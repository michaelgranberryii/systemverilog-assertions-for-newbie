==> flow/design.v <==
module top(
  input [3:0] a,b,
  input clk,sample,
  output reg [4:0] s,
  output reg done
);
  reg [3:0] ta,tb;
  reg state = 0;
  always@(posedge clk)
    begin
      case(state)
       0: begin 
              if(sample == 1'b1) 
              begin
              ta <= a;
              tb <= b;
              done <= 1'b0;
              state <= 1'b1;
              end
              else
              state <= 1'b0;
         end
      1:
        begin  
          s <= ta + tb;
          done <= 1'b1;
          state <= 0;
        end
      default : state <= 0;  
      endcase
    end
endmodule
# Tool chain data of top
# What the tools print for top, step after step.
# Lines are those of the file above, counted from 1.
# Library cell names are shortened.
design:
  top_module: "top"
  clock: "clk"
  library: "sky130hd"
  lib_corner: "tt_025C_1v80"

# Word-level counts
# Yosys after proc, flatten, opt, wreduce and memory -nomap, before mapping. Memory bits, and registers merged into a memory's read port (data or address), are not among the register bits. Print and check cells are not counted. Equal cells are merged and count once.
bits:
  reg_bits: 15
  inputBits: 10
  out_inout_bits: 6
  word_cells: 13
op_classes:
  addsub: 1
  n_eq: 1
  mux: 4
  logic: 1
  reduce_logical: 1
op_table:
  columns: ["operator", "count"]
  rows:
  - ["adder 4 x 4 -> 5 bit", 1]
  - ["case mux 1 bit (select 2 bit)", 2]
  - ["inequality test 2 bit with constant B", 1]
  - ["AND reduction 2 bit", 1]
  - ["two-way mux 1 bit", 2]
  - ["NOT 1 bit", 1]

# Logic depth
# Yosys ltp: most cells in a row. Word level: on the elaborated netlist, between registers, memories and ports. Mapped: between sequential cells and ports; inverters and the memories' decode and read muxes count.
logic_depth:
  ltp_word: 2
  abc_area: 0
  depth_mapped: 6
  ltp_nobuf: 6

# After synthesis
# Yosys stat after the flow's synthesis: flattened, memories mapped to cells. It holds for the ABC_AREA given above (unset counts as 0); a run with the other value may have another netlist.
synth_totals:
  cell_count: 34
  yosys_area_um2: 595.6
  seq_area_um2: 440.4
  ffs: 15
  buf_cells: 0
types:
  columns: ["type", "count", "area_total_um2"]
  rows:
  - ["edfxtp_1", 14, 420.403]
  - ["ha_1", 4, 50.048]
  - ["dfxtp_1", 1, 20.019]
  - ["fa_1", 1, 20.019]
  - ["nor2b_1", 3, 18.768]
  - ["xnor2_1", 2, 17.517]
  - ["inv_1", 4, 15.014]
  - ["a21oi_2", 1, 8.758]
  - ["a21o_1", 1, 7.507]
  - ["nand2b_1", 1, 6.256]
  - ["or2_2", 1, 6.256]
  - ["o21ai_0", 1, 5.005]

# Worst setup path after synthesis
# Path of least setup slack by OpenSTA after synthesis, without wires, with an ideal clock, recovery checks aside; 20% of the period is set as input and as output delay. Where synthesis merged equal registers, the netlist keeps one of their names.
synth_path:
  kind: "reg2reg"
  startpoint: "reg ta[0]"
  endpoint: "reg s[4]"
  tclk_ns: 1.69
  setup_time_ns: 0.257
  launch_ns: 0.000
  arrival_time_ns: 1.027
  required_ns: 1.433
  slack_ns: 0.406
  path_delay_ns: 1.284
  path_stages: 7
  path_buffers: 0
  synth_period_reached_ns: 1.284
# "path_delay_ns" is the arrival time less input delay plus setup time.
# "path_stages": output pins that drive a net of the path, with the launching flip-flop's if there is one; two outputs of one cell count as two.
# "synth_period_reached_ns" = period - worst setup slack (recovery checks aside). The figure is calculated, with input and output delays left at 20% of the set period.
# The rows between start and end are the longest chain of elaborated cells between them; the timing report does not say that the signal goes this way. Where chains are equally long, one stands for them.
# A line is the first line of the expression or statement that the cell stems from. Yosys adds cells for indexed reads and writes and turns some case tables into memories.
synth_via:
  cell_sequence: "edfxtp_1 > ha_1 > inv_1 > fa_1 > nor2b_1 > o21ai_0 > nand2b_1"
  elab_chain_cells: 1
  cells_between: 1
  cone_lines: 1
  classes_between: "1 x add/sub"
synth_lines:
  columns: ["element", "line", "rtl"]
  rows:
  - ["from (decl)", 7, "reg [3:0] ta,tb;"]
  - ["from (assign)", 15, "ta <= a;"]
  - ["adder 4 x 4 -> 5 bit", 25, "s <= ta + tb;"]
  - ["to (assign)", 25, null]
  - ["to (decl)", 4, "output reg [4:0] s,"]

# Worst path after layout
# From the final timing report of flow run 1: the path of least setup slack in the routed layout; clock arrival at registers is part of the times.
layout_path:
  kind: "reg2reg"
  startpoint: "reg ta[0]"
  endpoint: "reg s[1]"
  tclk_ns: 0.898
  setup_time_ns: 0.23
  launch_ns: 0.28
  arrival_time_ns: 1.37
  required_ns: 0.95
  slack_ns: -0.43
  path_stages: 5
  path_buffers: 0
# The rows between start and end are the longest chain of elaborated cells between them; the timing report does not say that the signal goes this way. Where chains are equally long, one stands for them.
layout_via:
  cell_sequence: "edfxtp_1 > ha_2 > inv_2 > fa_2 > inv_1"
  elab_chain_cells: 1
  cells_between: 1
  cone_lines: 1
  classes_between: "1 x add/sub"
layout_lines:
  columns: ["element", "line", "rtl"]
  rows:
  - ["from (decl)", 7, "reg [3:0] ta,tb;"]
  - ["from (assign)", 15, "ta <= a;"]
  - ["adder 4 x 4 -> 5 bit", 25, "s <= ta + tb;"]
  - ["to (assign)", 25, null]
  - ["to (decl)", 4, "output reg [4:0] s,"]

# Settings and measured results of 2 stored flow runs for module top (sky130hd), not sorted in any way. The constraints put input and output delay at 20% of the set period each and load the outputs with 0.01 pF.
# "achievedPeriod_ns" = clock period - worst setup slack. The figure is calculated, with input and output delays left at 20% of the set period.
# "critical_path_time_ns" is the time allowed to the run's worst setup path (the clock period less input and output delay, where it has them) less its slack. Clock arrival times count: a late capture clock shortens it, a late launch clock lengthens it.
# By "total_power_uw" is meant OpenSTA's value without simulated activity: inputs other than the clock are taken to toggle once in ten clock periods, and the tool carries that through the logic.
runs:
  - name: "flow run 1"
    settings:
      period_ns: 0.898
      CAP_MARGIN: 20
      CORE_MARGIN: 2
      CORE_UTILIZATION: 40
      SLEW_MARGIN: 20
    results:
      synthArea_um2: 595.6
      die_um2: 1813.5
      finish.stdcell_area_um2: 793.3
      utilization_pct: 58.8
      setup_ws_ns: -0.425
      tns_ns: -2.061
      final_hold_ws_ns: 0.274
      total_power_uw: 1402
      achievedPeriod_ns: 1.323
      critical_path_time_ns: 1.32
      critical_path_type: "reg2reg"
  - name: "flow run 2"
    settings:
      period_ns: 2.32
      CORE_UTILIZATION: 39
      SETUP_SLACK_MARGIN: -0.12
      PLACE_DENSITY: 0.48
      CAP_MARGIN: 40
      SLEW_MARGIN: 30
      MAX_ROUTING_LAYER: "met5"
      CORE_MARGIN: 2
    results:
      synthArea_um2: 595.6
      die_um2: 1855.9
      finish.stdcell_area_um2: 792.0
      utilization_pct: 53.8
      setup_ws_ns: 0.721
      tns_ns: 0.000
      final_hold_ws_ns: 0.552
      total_power_uw: 540
      achievedPeriod_ns: 1.599
      critical_path_time_ns: 1.14
      critical_path_type: "reg2out"
